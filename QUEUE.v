==> flow/design.v <==
module queue (input wire clk, reset, rw, input wire [3:0] din, output wire empty1, full1, output wire [3:0] dout);
	reg [2:0] front, rear;
	reg empty;
	wire emptyStar, full, ignoreCarry, frontEqualsRear, fullBar, w_def, emptyBar, select0, frontEqualsRearBar, select1, muxOut0, select2, muxOut1, rwBar;
	wire [2:0] frontPlusOne, rearPlusOne, w_addr, frontStar;
	initial begin
		front = 0;
		rear = 0;
		empty = 1;
	end
	xst_ram_1r1w_synch_8_4_0 ram0(clk, reset, w_def, din, w_addr, front, dout);
	alu a0(2'b00, front, 3'b001, frontPlusOne, ignoreCarry);
	alu a1(2'b00,  rear, 3'b001,  rearPlusOne, ignoreCarry);
	compare c0(front, rearPlusOne, full);
	compare c1(front, rear, frontEqualsRear);
	invert i0(full, fullBar);
	invert i1(empty, emptyBar);
	invert i2(frontEqualsRear, frontEqualsRearBar);
	invert i3(rw, rwBar);
	and2 and0(fullBar, rw, w_def);
	and2 and1(w_def, emptyBar, select0);
	and2 and3(frontEqualsRearBar, emptyBar, select1);
	and2 and4(frontEqualsRear, muxOut0, select2);
	mux2 m0(emptyBar, empty, rw, muxOut0);
	mux2 m1(1'b1, 1'b0, rw, muxOut1);
	mux2 m2(empty, muxOut1, select2, emptyStar);
	threeBit21Mux tbm0(rear, rearPlusOne, select0, w_addr);
	threeBit21Mux tbm1(front, frontPlusOne, select1, frontStar);	
	assign empty1 = empty;
	assign full1 = full;
	always @(posedge clk) begin
		if (rwBar) front <= frontStar;
		rear <= w_addr;
		empty <= emptyStar;
	end
endmodule
module alu_slice (input wire [1:0] op, input wire i0, i1, cin, output wire o, cout);
   wire t_sumdiff, t_and, t_or, t_andor;
   addsub _i0 (op[0], i0, i1, cin, t_sumdiff, cout);
   nand2 _i1 (i0, i1, t_and);
   or2 _i2 (i0, i1, t_or);
   mux2 _i3 (t_and, t_or, op[0], t_andor);
   mux2 _i4 (t_sumdiff, t_andor, op[1], o);
endmodule
module alu (input wire [1:0] op, input wire [2:0] i0, i1,
    output wire [2:0] o, output wire cout);
   wire	[1:0] c;
   alu_slice _i0 (op, i0[0], i1[0], op[0] , o[0], c[0]);
   alu_slice _i1 (op, i0[1], i1[1], c[0], o[1], c[1]);
   alu_slice _i2 (op, i0[2], i1[2], c[1], o[2], cout);
endmodule
module invert (input wire i, output wire o);
   assign o = !i;
endmodule
module and2 (input wire i0, i1, output wire o);
  assign o = i0 & i1;
endmodule
module or2 (input wire i0, i1, output wire o);
  assign o = i0 | i1;
endmodule
module xor2 (input wire i0, i1, output wire o);
  assign o = i0 ^ i1;
endmodule
module nand2 (input wire i0, i1, output wire o);
   wire t;
   and2 and2_0 (i0, i1, t);
   invert invert_0 (t, o);
endmodule
module nor2 (input wire i0, i1, output wire o);
   wire t;
   or2 or2_0 (i0, i1, t);
   invert invert_0 (t, o);
endmodule
module xnor2 (input wire i0, i1, output wire o);
   wire t;
   xor2 xor2_0 (i0, i1, t);
   invert invert_0 (t, o);
endmodule
module and3 (input wire i0, i1, i2, output wire o);
   wire t;
   and2 and2_0 (i0, i1, t);
   and2 and2_1 (i2, t, o);
endmodule
module or3 (input wire i0, i1, i2, output wire o);
   wire t;
   or2 or2_0 (i0, i1, t);
   or2 or2_1 (i2, t, o);
endmodule
module nor3 (input wire i0, i1, i2, output wire o);
   wire t;
   or2 or2_0 (i0, i1, t);
   nor2 nor2_0 (i2, t, o);
endmodule
module nand3 (input wire i0, i1, i2, output wire o);
   wire t;
   and2 and2_0 (i0, i1, t);
   nand2 nand2_1 (i2, t, o);
endmodule
module xor3 (input wire i0, i1, i2, output wire o);
   wire t;
   xor2 xor2_0 (i0, i1, t);
   xor2 xor2_1 (i2, t, o);
endmodule
module xnor3 (input wire i0, i1, i2, output wire o);
   wire t;
   xor2 xor2_0 (i0, i1, t);
   xnor2 xnor2_0 (i2, t, o);
endmodule
module mux2 (input wire i0, i1, j, output wire o);
  assign o = (j==0)?i0:i1;
endmodule
module mux4 (input wire [0:3] i, input wire j1, j0, output wire o);
  wire  t0, t1;
  mux2 mux2_0 (i[0], i[1], j1, t0);
  mux2 mux2_1 (i[2], i[3], j1, t1);
  mux2 mux2_2 (t0, t1, j0, o);
endmodule
module mux8 (input wire [0:7] i, input wire j2, j1, j0, output wire o);
  wire  t0, t1;
  mux4 mux4_0 (i[0:3], j2, j1, t0);
  mux4 mux4_1 (i[4:7], j2, j1, t1);
  mux2 mux2_0 (t0, t1, j0, o);
endmodule
module demux2 (input wire i, j, output wire o0, o1);
  assign o0 = (j==0)?i:1'b0;
  assign o1 = (j==1)?i:1'b0;
endmodule
module demux4 (input wire i, j1, j0, output wire [0:3] o);
  wire  t0, t1;
  demux2 demux2_0 (i, j1, t0, t1);
  demux2 demux2_1 (t0, j0, o[0], o[1]);
  demux2 demux2_2 (t1, j0, o[2], o[3]);
endmodule
module demux8 (input wire i, j2, j1, j0, output wire [0:7] o);
  wire  t0, t1;
  demux2 demux2_0 (i, j2, t0, t1);
  demux4 demux4_0 (t0, j1, j0, o[0:3]);
  demux4 demux4_1 (t1, j1, j0, o[4:7]);
endmodule
module df (input wire clk, in, output wire out);
  reg df_out;
  always@(posedge clk) df_out <= in;
  assign out = df_out;
endmodule
module dfr (input wire clk, reset, in, output wire out);
  wire reset_, df_in;
  invert invert_0 (reset, reset_);
  and2 and2_0 (in, reset_, df_in);
  df df_0 (clk, df_in, out);
endmodule
module dfrl (input wire clk, reset, load, in, output wire out);
  wire _in;
  mux2 mux2_0(out, in, load, _in);
  dfr dfr_1(clk, reset, _in, out);
endmodule
module dfs (input wire clk, set, in, output wire out);
  wire dfr_in,dfr_out;
  invert invert_0(in, dfr_in);
  invert invert_1(dfr_out, out);
  dfr dfr_2(clk, set, dfr_in, dfr_out);
endmodule
module dfsl (input wire clk, set, load, in, output wire out);
  wire _in;
  mux2 mux2_0(out, in, load, _in);
  dfs dfs_1(clk, set, _in, out);
endmodule
module fa (input wire i0, i1, cin, output wire sum, cout);
   wire t0, t1, t2;
   xor3 _i0 (i0, i1, cin, sum);
   and2 _i1 (i0, i1, t0);
   and2 _i2 (i1, cin, t1);
   and2 _i3 (cin, i0, t2);
   or3 _i4 (t0, t1, t2, cout);
endmodule
module addsub (input wire addsub, i0, i1, cin, output wire sumdiff, cout);
  wire t;
  fa _i0 (i0, t, cin, sumdiff, cout);
  xor2 _i1 (i1, addsub, t);
endmodule
module threeBit21Mux (input wire [2:0] a, b, input wire select, output wire [2:0] o);
  mux2 m0(a[0],b[0],select,o[0]);
  mux2 m1(a[1],b[1],select,o[1]);
  mux2 m2(a[2],b[2],select,o[2]);
endmodule
module compare(input wire [2:0]i1,i2,output wire o);
	wire t1, t2, t3, t4;
	xnor2 x1(i1[0],i2[0],t1);
	xnor2 x2(i1[1],i2[1],t2);
	xnor2 x3(i1[2],i2[2],t3);
	and3 a(t1,t2,t3,o);
endmodule
module xst_ram_1r1w_synch_8_4_0 (input wire  clk, reset, w_wr, input wire [0:3] w_din, input wire [0:2] w_addr, r_addr, output wire [0:3] r_dout);
  wire [0:2] wa,ra; reg [0:2] _wa,_ra; wire [0:3] wi,wo,ro;
  reg [0:3] ram [0:7];
  integer i;
  initial begin
    for (i=0;i<8;i=i+1) ram[i]=0;
    ram[3'h0]=4'h0;
  end
  always @(posedge clk) begin if (w_wr) ram[wa]<=wi; _wa<=wa; _ra<=ra; end
  assign wa = w_addr[0:2];
  assign ra = r_addr[0:2];
  assign wi = w_din[0:3];
  assign r_dout[0:3] = ram [_ra];
endmodule
; From RTL to reports: queue
; What the tools print for queue, step after step.
; Line numbers count from 1 in the design file above.
; Operators: Yosys type, input widths -> output width; for muxes data width and select width s.
; Not given: --
[setup]
design = queue
clock_port = clk
cell_library = sky130hd
lib_corner = tt_025C_1v80

; After elaboration
; Source: Yosys, flattened and elaborated, memories not mapped. Widths are those after wreduce. Registers that Yosys merges into a memory's read port (data or address) are not register bits. Print and check cells do not count. Equal cells are merged and count once.
; Memory sizes are those after Yosys's memory passes, which may raise the word count (mostly to a power of two), join words into wider ones and drop unused or constant bits.
[classes]
bitwise = 23
n_reduce_logical = 10
muxes = 8
[op_table]
columns = cell, count
row1 = $and 1x1->1, 10
row2 = $xor 1x1->1, 10
row3 = $logic_not 1->1, 9
row4 = $mux 1, 6
row5 = $mux 4, 1
row6 = $not 1->1, 3
row7 = $mux 3, 1
row8 = $reduce_and 2->1, 1
[bits]
memories = 1
clocked_rd_ports_x_width = 4
out_inout_bits = 6
word_cells = 45
inputBits = 7
register_bits = 7
ram_bits = 32
[mem_list]
columns = name, words, word_bits, read_ports, write_ports, line_no
row1 = ram0.ram, 8, 4, 1, 1, 194  ; reg [0:3] ram [0:7];

; Logic depth
; Yosys ltp: most cells in a row. Word level: on the elaborated netlist, between registers, memories and ports. Mapped: between sequential cells and ports; inverters and the memories' decode and read muxes count.
[logic_depth]
word_depth = 10
abc_area = 0
ltp_mapped = 6
mapped_depth_nobuf = 6

; Netlist
; Source: synth_stat.txt of the flow (Yosys; design flattened, memories mapped). It holds for the ABC_AREA given above (unset counts as 0); a run with the other value may have another netlist.
; The area totals of this step are shown rounded.
[mapped]
buffers = 3
ff_cells = 42
yosys_area_um2 = 1730
seqArea_um2 = 1200
cells = 94
[types]
columns = cell, count, type_area_um2
row1 = sky130_fd_sc_hd__edfxtp_1, 36, 1.08E+03
row2 = sky130_fd_sc_hd__mux4_2, 8, 180.173
row3 = sky130_fd_sc_hd__dfxtp_1, 6, 120.115
row4 = sky130_fd_sc_hd__xor2_1, 6, 52.55
row5 = sky130_fd_sc_hd__mux2_2, 4, 45.043
row6 = sky130_fd_sc_hd__nor3_1, 6, 30.029
row7 = sky130_fd_sc_hd__nor3b_1, 4, 30.029
row8 = sky130_fd_sc_hd__ha_1, 2, 25.024
row9 = sky130_fd_sc_hd__xnor3_1, 1, 22.522
row10 = sky130_fd_sc_hd__o311ai_2, 1, 16.266
row11 = sky130_fd_sc_hd__xor2_2, 1, 16.266
row12 = sky130_fd_sc_hd__a311oi_2, 1, 15.014
row13 = sky130_fd_sc_hd__inv_1, 3, 11.261
row14 = sky130_fd_sc_hd__nand2_1, 3, 11.261
row15 = sky130_fd_sc_hd__a211o_2, 1, 10.01
row16 = sky130_fd_sc_hd__mux2i_1, 1, 10.01
row17 = sky130_fd_sc_hd__nand3_1, 2, 10.01
row18 = sky130_fd_sc_hd__xnor2_1, 1, 8.758
; Other cell types: 7; their cells: 7.

; Timing after synthesis
; Source: OpenSTA report_checks on the synthesized netlist (no wires, ideal clock, input and output delay 20% of the period each), path of least setup slack; recovery checks are left aside. Register names are those of the netlist, which keeps one name where synthesis merged equal registers.
[synth_path]
kind = register -> register
start = reg rear[0]
end = mem (no name shown)
setup_ns = 0.367
required_time_ns = 3.463
n_path_buf = 0
launch_ns = 0.000
slack_ns = 1.194
path_stages = 7
path_delay_ns = 2.636
period_ns = 3.83
arrival_time_ns = 2.269
synth_period_reached_ns = 2.636
; "path_delay_ns" = arrival - input delay + setup time.
; "path_stages" counts driving pins, that of a launching flip-flop among them; a cell with two outputs on the path counts twice.
; "synth_period_reached_ns" = period - worst setup slack (recovery checks aside). The figure is calculated, with input and output delays left at 20% of the set period.
; Between the ends stands the longest chain of elaborated cells between them, by number of cells; it is not shown to be the way that was timed. Of several equally long chains one is given.
; A line is the first line of the expression or statement that the cell stems from. Yosys adds cells for indexed reads and writes and turns some case tables into memories.
; Only ways into the end's enable, where the timed path ends, are counted here.
[synth_via]
cell_sequence = sky130_fd_sc_hd__dfxtp_1 -> sky130_fd_sc_hd__ha_1 -> sky130_fd_sc_hd__xnor3_1 -> sky130_fd_sc_hd__a311oi_2 -> sky130_fd_sc_hd__mux2i_1 -> sky130_fd_sc_hd__inv_2 -> sky130_fd_sc_hd__nor3b_1
elab_chain_cells = 10
cone_cells = 20
cone_lines = 5
cone_classes = mux: 5; logic: 11; reduce/logical: 4
[synth_rtl]
columns = item, line_no
row1 = "start, declared", 2  ; reg [2:0] front, rear;
row2 = "start, assigned", 33  ; rear <= w_addr;
row3 = $and 1x1->1, 56  ; assign o = i0 & i1;
row4 = $xor 1x1->1 (2 in a row), 62  ; assign o = i0 ^ i1;
row5 = $logic_not 1->1, 53  ; assign o = !i;
row6 = $and 1x1->1, 56
row7 = $logic_not 1->1, 53
row8 = $and 1x1->1 (2 in a row), 56
row9 = $mux 1, 110  ; assign o = (j==0)?i0:i1;
row10 = $mux 3, 200  ; always @(posedge clk) begin if (w_wr) ram[wa]<=wi; _wa<=wa; _ra<=ra; end
; Some nets on the timed path still bear RTL names; the line given drives or declares the net.
[synth_named_nets]
columns = net, line_no
row1 = tbm0.m1.o, 110

; Below are 2 stored runs of the flow (Yosys, OpenROAD; platform sky130hd) on queue, each with its settings, unordered. Constraints: input delay and output delay 20% of the set period each, output load 0.01 pF.

[job 1: settings]
period_ns = 1.77
CORE_UTILIZATION = 56
PLACE_DENSITY = 0.9
CORE_ASPECT_RATIO = 0.85
CORE_MARGIN = 2
CELL_PAD_IN_SITES_DETAIL_PLACEMENT = 2
CTS_CLUSTER_SIZE = 43
CAP_MARGIN = 0
SLEW_MARGIN = 5
MAX_ROUTING_LAYER = met4
[job 1: results]
outcome = no results, placement failed with DPL-0033

[job 2: settings]
period_ns = 2.52
CORE_UTILIZATION = 71
PLACE_DENSITY_LB_ADDON = 0.08
CORE_MARGIN = 2
CELL_PAD_IN_SITES_DETAIL_PLACEMENT = 0
GPL_TIMING_DRIVEN = 1
GPL_ROUTABILITY_DRIVEN = 1
CAP_MARGIN = 20
SLEW_MARGIN = 20
[job 2: results]
outcome = no results, routing failed with DPL-0033
